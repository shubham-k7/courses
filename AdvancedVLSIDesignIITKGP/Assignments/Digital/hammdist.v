==> flow/design.v <==
`timescale 1ns / 1ps
module bit16fa(
    input [15:0]a,b, 
	 input cin,
    output Cout,
    output [15:0]s
   );
wire [14:0]c;
FADDER f1(.A(a[0]),.B(b[0]),.Cin(cin),.sum(s[0]),.cout(c[0]));
genvar i;
generate 
for(i=1;i<15;i=i+1)
begin : m
FADDER f(.A(a[i]),.B(b[i]),.Cin(c[i-1]),.sum(s[i]),.cout(c[i]));
end 
endgenerate
FADDER f2(.A(a[15]),.B(b[15]),.Cin(c[14]),.sum(s[15]),.cout(Cout));
endmodule
`timescale 1ns / 1ps
module FADDER(
    input A,B,Cin,
    output sum , cout
    );
	assign sum=A^B^Cin;
	assign cout= (A&B)|(B&Cin)|(Cin&A);
endmodule
`timescale 1ns / 1ps
module bits16add(
    input [3:0] a,b,
    input cin,
    output [3:0] sum,
    output cout
    );
	 wire [2:0]c;
FADDER FA1(.A(a[0]),.B(b[0]),.Cin(cin),.sum(sum[0]),.cout(c[0]));
FADDER FA2(.A(a[1]),.B(b[1]),.Cin(c[0]),.sum(sum[1]),.cout(c[1]));
FADDER FA3(.A(a[2]),.B(b[2]),.Cin(c[1]),.sum(sum[2]),.cout(c[2]));
FADDER FA4(.A(a[3]),.B(b[3]),.Cin(c[2]),.sum(sum[3]),.cout(cout));
endmodule
`timescale 1ns / 1ps
module accumulator(
    input [3:0] a,
    input clk,
    input reset,
	 output c,
    output [15:0]sum
    );
wire [15:0]s1;
wire [15:0] ain;
reg [15:0]sum1;
assign ain[15:0]={12'b000000000000,a};
bit16fa fq(.a(ain), .b(sum1), .cin(0), .Cout(c), .s(s1));
always @(posedge clk)
begin
if(reset)
 sum1<=0;
 else 
 sum1<=s1;
 end
assign sum=sum1;
endmodule
`timescale 1ns / 1ps
module hammdist(
    input [3:0] a,b,
	 input clock, rst,
    output [15:0] out
    );
	 wire [3:0]sout;
	 wire q;
	 wire c1;
bits16add f0(.a(a), .b(-b) ,.cin(0) , .sum(sout), .cout(q));
wire [3:0]sabs;
assign sabs = (q) ? sout : -sout;
accumulator qwerty(.a(sabs),.clk(clock),.reset(rst),.c(c1),.sum(out));
endmodule
## Tool chain data of hammdist

Tool output for the design above, in the order of the flow.
Line numbers count from 1 in the design file above.
Cell names lack the library's common part.
The mark -- stands for no value.

| set-up | value |
|---|---|
| top module | hammdist |
| clock port | clock |
| library | sky130hd |
| timing corner | tt_025C_1v80 |

## After elaboration

Yosys after proc, flatten, opt, wreduce and memory -nomap, before mapping. Enables and synchronous resets that opt folds into registers are not counted as muxes. Memory bits, and registers merged into a memory's read port (data or address), are not among the register bits. Print and check cells are not counted. Equal cells are merged and count once.

| cells by class | value |
|---|---|
| add/subtract/negate cells | 2 |
| multiplexer cells | 1 |
| bitwise logic cells | 69 |

Operators by type and width:

| operator | number |
|---|---|
| 1-bit AND | 31 |
| 1-bit bitwise XOR | 26 |
| 1-bit bitwise OR | 12 |
| 4-bit negator | 2 |
| 4-bit two-way mux | 1 |

| word-level totals | value |
|---|---|
| register bits | 16 |
| input port bits | 10 |
| output and inout port bits | 16 |
| word-level cells | 73 |

## Longest topological paths

Yosys ltp: most cells in a row. Word level: on the elaborated netlist, between registers, memories and ports. Mapped: between sequential cells and ports; inverters and the memories' decode and read muxes count.

| depth | value |
|---|---|
| word-level depth | 34 |
| ABC_AREA | 0 |
| gate-level depth with buffers | 26 |
| gate-level depth less buffers | 26 |

## After synthesis

Yosys stat after the flow's synthesis: flattened, memories mapped to cells. It holds for the ABC_AREA given above (unset counts as 0); a run with the other value may have another netlist.
The area totals of this step are shown rounded.

| mapped netlist | value |
|---|---|
| cells in the netlist | 89 |
| cell area after synthesis | 0.000958 sq mm |
| area of sequential cells | 0.00032 sq mm |
| flip-flops | 16 |
| buffer cells | 17 |

Cells by type:

| cell type | number | area in all (sq um) |
|---|---|---|
| dfxtp_1 | 16 | 320.307 |
| ha_1 | 15 | 187.68 |
| buf_4 | 16 | 120.115 |
| fa_1 | 6 | 120.115 |
| nor2b_1 | 14 | 87.584 |
| xnor2_1 | 4 | 35.034 |
| inv_1 | 9 | 33.782 |
| o31ai_2 | 1 | 12.512 |
| xor2_1 | 1 | 8.758 |
| nor2_1 | 2 | 7.507 |
| nand2b_1 | 1 | 6.256 |
| buf_2 | 1 | 5.005 |
| nor3_1 | 1 | 5.005 |
| o21ai_0 | 1 | 5.005 |
| nand2_1 | 1 | 3.754 |

The figures by module come from a second, unflattened synthesis with its own total; it is not the netlist above.

| second synthesis, totals | value |
|---|---|
| cell total of the unflattened synthesis | 72 |
| area (unflattened synthesis) | 0.000991 sq mm |

Each row is one instance without its submodules.

Modules:

| module | instances | cells | area (sq mm) | sequential area (sq mm) |
|---|---|---|---|---|
| accumulator | 1 | 34 | 0.000468 | 0.00032 |
| FADDER | 20 | 1 | 0.00002 | 0 |
| hammdist | 1 | 18 | 0.000123 | 0 |
| bit16fa | 1 | 0 | 0 | 0 |
| bits16add | 1 | 0 | 0 | 0 |

## Worst setup path after synthesis

OpenSTA on the mapped netlist: ideal clock, no wires. The path of least setup slack (recovery checks aside). Input and output delay are each 20% of the period. Register names are those of the netlist, which keeps one name where synthesis merged equal registers.

| timing after synthesis | value |
|---|---|
| path kind | in2reg |
| from | input port b[0] |
| to | register qwerty.sum1[14] |
| period | 8.74 ns |
| input delay | 1.748 ns |
| setup time | 0.114 ns |
| launch time at the first pin | 1.748 ns |
| arrival | 6.334 ns |
| data required time | 8.626 ns |
| setup slack | 2.292 ns |
| delay of the path | 4.700 ns |
| stages on the path | 24 |
| path buffers | 0 |
| period reached after synthesis | 6.448 ns |

"delay of the path" = arrival - input delay + setup time.
"stages on the path" counts driving pins, that of a launching flip-flop among them; a cell with two outputs on the path counts twice.
"period reached after synthesis" is the clock period less the worst setup slack; recovery checks do not enter. This is arithmetic on one report: input and output delays are still those of the set period (20% each).
The rows between start and end are the longest chain of elaborated cells between them; the timing report does not say that the signal goes this way. Where chains are equally long, one stands for them.
A line is the first line of the expression or statement that the cell stems from. Yosys adds cells for indexed reads and writes and turns some case tables into memories.

| on the way, after synthesis | value |
|---|---|
| cell sequence | inv_1 ha_1 fa_1 fa_1 inv_1 fa_1 o21ai_0 fa_1 fa_1 inv_1 fa_1 inv_1 ha_1 ha_1 ha_1 ha_1 ha_1 ha_1 ha_1 ha_1 ha_1 ha_1 ha_1 nor2b_1 |
| cells in the longest elaborated chain | 33 |
| elaborated cells between the ends (all ways) | 53 |
| source lines of those cells | 4 |
| classes of those cells | add/sub (2); mux (1); logic (50) |

RTL lines, path after synthesis:

| item | RTL line | source |
|---|---|---|
| start: declaration | 64 | `input [3:0] a,b,` |
| 4-bit negator | 71 | `bits16add f0(.a(a), .b(-b) ,.cin(0) , .sum(sout), .cout(q));` |
| 1-bit AND x2 | 25 | `assign cout= (A&B)\|(B&Cin)\|(Cin&A);` |
| 1-bit bitwise OR x2 | 25 |  |
| 1-bit AND | 25 |  |
| 1-bit bitwise OR x2 | 25 |  |
| 1-bit AND | 25 |  |
| 1-bit bitwise OR x2 | 25 |  |
| (+3 left out) | -- |  |
| 1-bit bitwise OR x2 | 25 |  |
| 1-bit AND | 25 |  |
| 1-bit bitwise OR x2 | 25 |  |
| 1-bit AND | 25 |  |
| 1-bit bitwise OR x2 | 25 |  |
| 1-bit AND x10 | 25 |  |
| 1-bit bitwise XOR | 24 | `assign sum=A^B^Cin;` |
| end: assignment | 56 | `sum1<=0;` |
| end: assignment | 58 | `sum1<=s1;` |
| end: declaration | 50 | `reg [15:0]sum1;` |

Nets of the timed path that keep an RTL name, with a line that drives or declares them; the list need not be complete.

Named nets, after synthesis:

| net | RTL line |
|---|---|
| qwerty.fq.m[14].f.sum | 24 |

## Worst path after layout

Path of least setup slack in the final report of stored run 1 (OpenROAD, finished layout, wires in). Where an end is a register, its clock arrival counts in the times.

| timing after layout | value |
|---|---|
| path kind | in2reg |
| from | input port b[1] |
| to | register qwerty.sum1[14] |
| period | 6.48 ns |
| input delay | 1.30 ns |
| setup time | 0.12 ns |
| launch time at the first pin | 1.30 ns |
| arrival | 6.31 ns |
| data required time | 6.64 ns |
| setup slack | 0.33 ns |
| stages on the path | 27 |
| path buffers | 2 |

The rows between start and end are the longest chain of elaborated cells between them; the timing report does not say that the signal goes this way. Where chains are equally long, one stands for them.

| on the way, after layout | value |
|---|---|
| cell sequence | clkdlybuf4s50_1 inv_1 ha_4 fa_2 fa_2 inv_2 fa_2 buf_4 nand2_1 o21ai_1 fa_2 fa_2 inv_2 fa_2 inv_1 ha_1 ha_2 ha_1 ha_2 ha_2 ha_2 ha_2 ha_1 ha_1 ha_1 ha_2 nor2b_1 |
| cells in the longest elaborated chain | 32 |
| elaborated cells between the ends (all ways) | 50 |
| source lines of those cells | 4 |
| classes of those cells | add/sub (2); mux (1); logic (47) |

RTL lines, path after layout:

| item | RTL line | source |
|---|---|---|
| start: declaration | 64 | `input [3:0] a,b,` |
| 4-bit negator | 71 | `bits16add f0(.a(a), .b(-b) ,.cin(0) , .sum(sout), .cout(q));` |
| 1-bit AND | 25 | `assign cout= (A&B)\|(B&Cin)\|(Cin&A);` |
| 1-bit bitwise OR x2 | 25 |  |
| 1-bit AND | 25 |  |
| 1-bit bitwise OR x2 | 25 |  |
| 1-bit AND | 25 |  |
| 1-bit bitwise OR x2 | 25 |  |
| (+3 left out) | -- |  |
| 1-bit bitwise OR x2 | 25 |  |
| 1-bit AND | 25 |  |
| 1-bit bitwise OR x2 | 25 |  |
| 1-bit AND | 25 |  |
| 1-bit bitwise OR x2 | 25 |  |
| 1-bit AND x10 | 25 |  |
| 1-bit bitwise XOR | 24 | `assign sum=A^B^Cin;` |
| end: assignment | 56 | `sum1<=0;` |
| end: assignment | 58 | `sum1<=s1;` |
| end: declaration | 50 | `reg [15:0]sum1;` |

Nets of the timed path that keep an RTL name, with a line that drives or declares them; the list need not be complete.

Named nets, after layout:

| net | RTL line |
|---|---|
| qwerty.fq.m[14].f.sum | 24 |

Hand-over note for hammdist

Below are 2 stored runs of the flow (Yosys, OpenROAD; platform sky130hd) on hammdist, each with its settings and what was measured, unordered. Constraints: input delay and output delay 20% of the set period each, output load 0.01 pF.
"clock period achieved" = clock period - worst setup slack. The figure is calculated, with input and output delays left at 20% of the set period.
By "time used up by the worst setup path" is meant the share of the clock period that the worst setup path is allowed (20% is reserved at inputs, 20% at outputs), minus its slack. Clock arrival times at its registers enter into it.
"total power of the final layout" rests on the timing tool's default activity at the inputs, not on a simulated workload.
Measured values are rounded.

#### Stored run 1

| setting | value |
|---|---|
| period_ns | `6.48` |
| CORE_UTILIZATION | `57` |
| SETUP_SLACK_MARGIN | `0.11` |
| PLACE_DENSITY_LB_ADDON | `0.04` |
| CORE_MARGIN | `7` |
| GPL_TIMING_DRIVEN | `1` |
| CTS_CLUSTER_DIAMETER | `375` |
| CAP_MARGIN | `20` |
| SLEW_MARGIN | `20` |

| result | value |
|---|---|
| clock period achieved | 6.154 ns |
| time used up by the worst setup path | 4.86 ns |
| critical path type | in2reg |
| lowest hold slack | 0.557 ns |
| worst setup slack after layout | 0.326 ns |
| utilization of the finished layout | 79.0 % |
| setup total negative slack | 0.000 ns |
| die size | 0.00303 sq mm |
| chip area after synthesis (Yosys) | 0.000958 sq mm |
| total power of the final layout | 0.294 mW |

#### Stored run 2

| setting | value |
|---|---|
| period_ns | `9.49` |
| CORE_UTILIZATION | `59` |
| SETUP_SLACK_MARGIN | `0.31` |
| PLACE_DENSITY_LB_ADDON | `0.2` |
| HOLD_SLACK_MARGIN | `0.09` |
| CORE_MARGIN | `2` |
| CELL_PAD_IN_SITES_GLOBAL_PLACEMENT | `0` |
| TNS_END_PERCENT | `60` |
| GPL_TIMING_DRIVEN | `0` |
| GPL_ROUTABILITY_DRIVEN | `0` |
| CAP_MARGIN | `20` |
| SLEW_MARGIN | `20` |

| result | value |
|---|---|
| clock period achieved | 7.063 ns |
| time used up by the worst setup path | 5.17 ns |
| critical path type | in2reg |
| lowest hold slack | 0.532 ns |
| worst setup slack after layout | 2.43 ns |
| utilization of the finished layout | 83.1 % |
| setup total negative slack | 0.000 ns |
| die size | 0.00196 sq mm |
| chip area after synthesis (Yosys) | 0.000958 sq mm |
| total power of the final layout | 0.194 mW |

End of note.
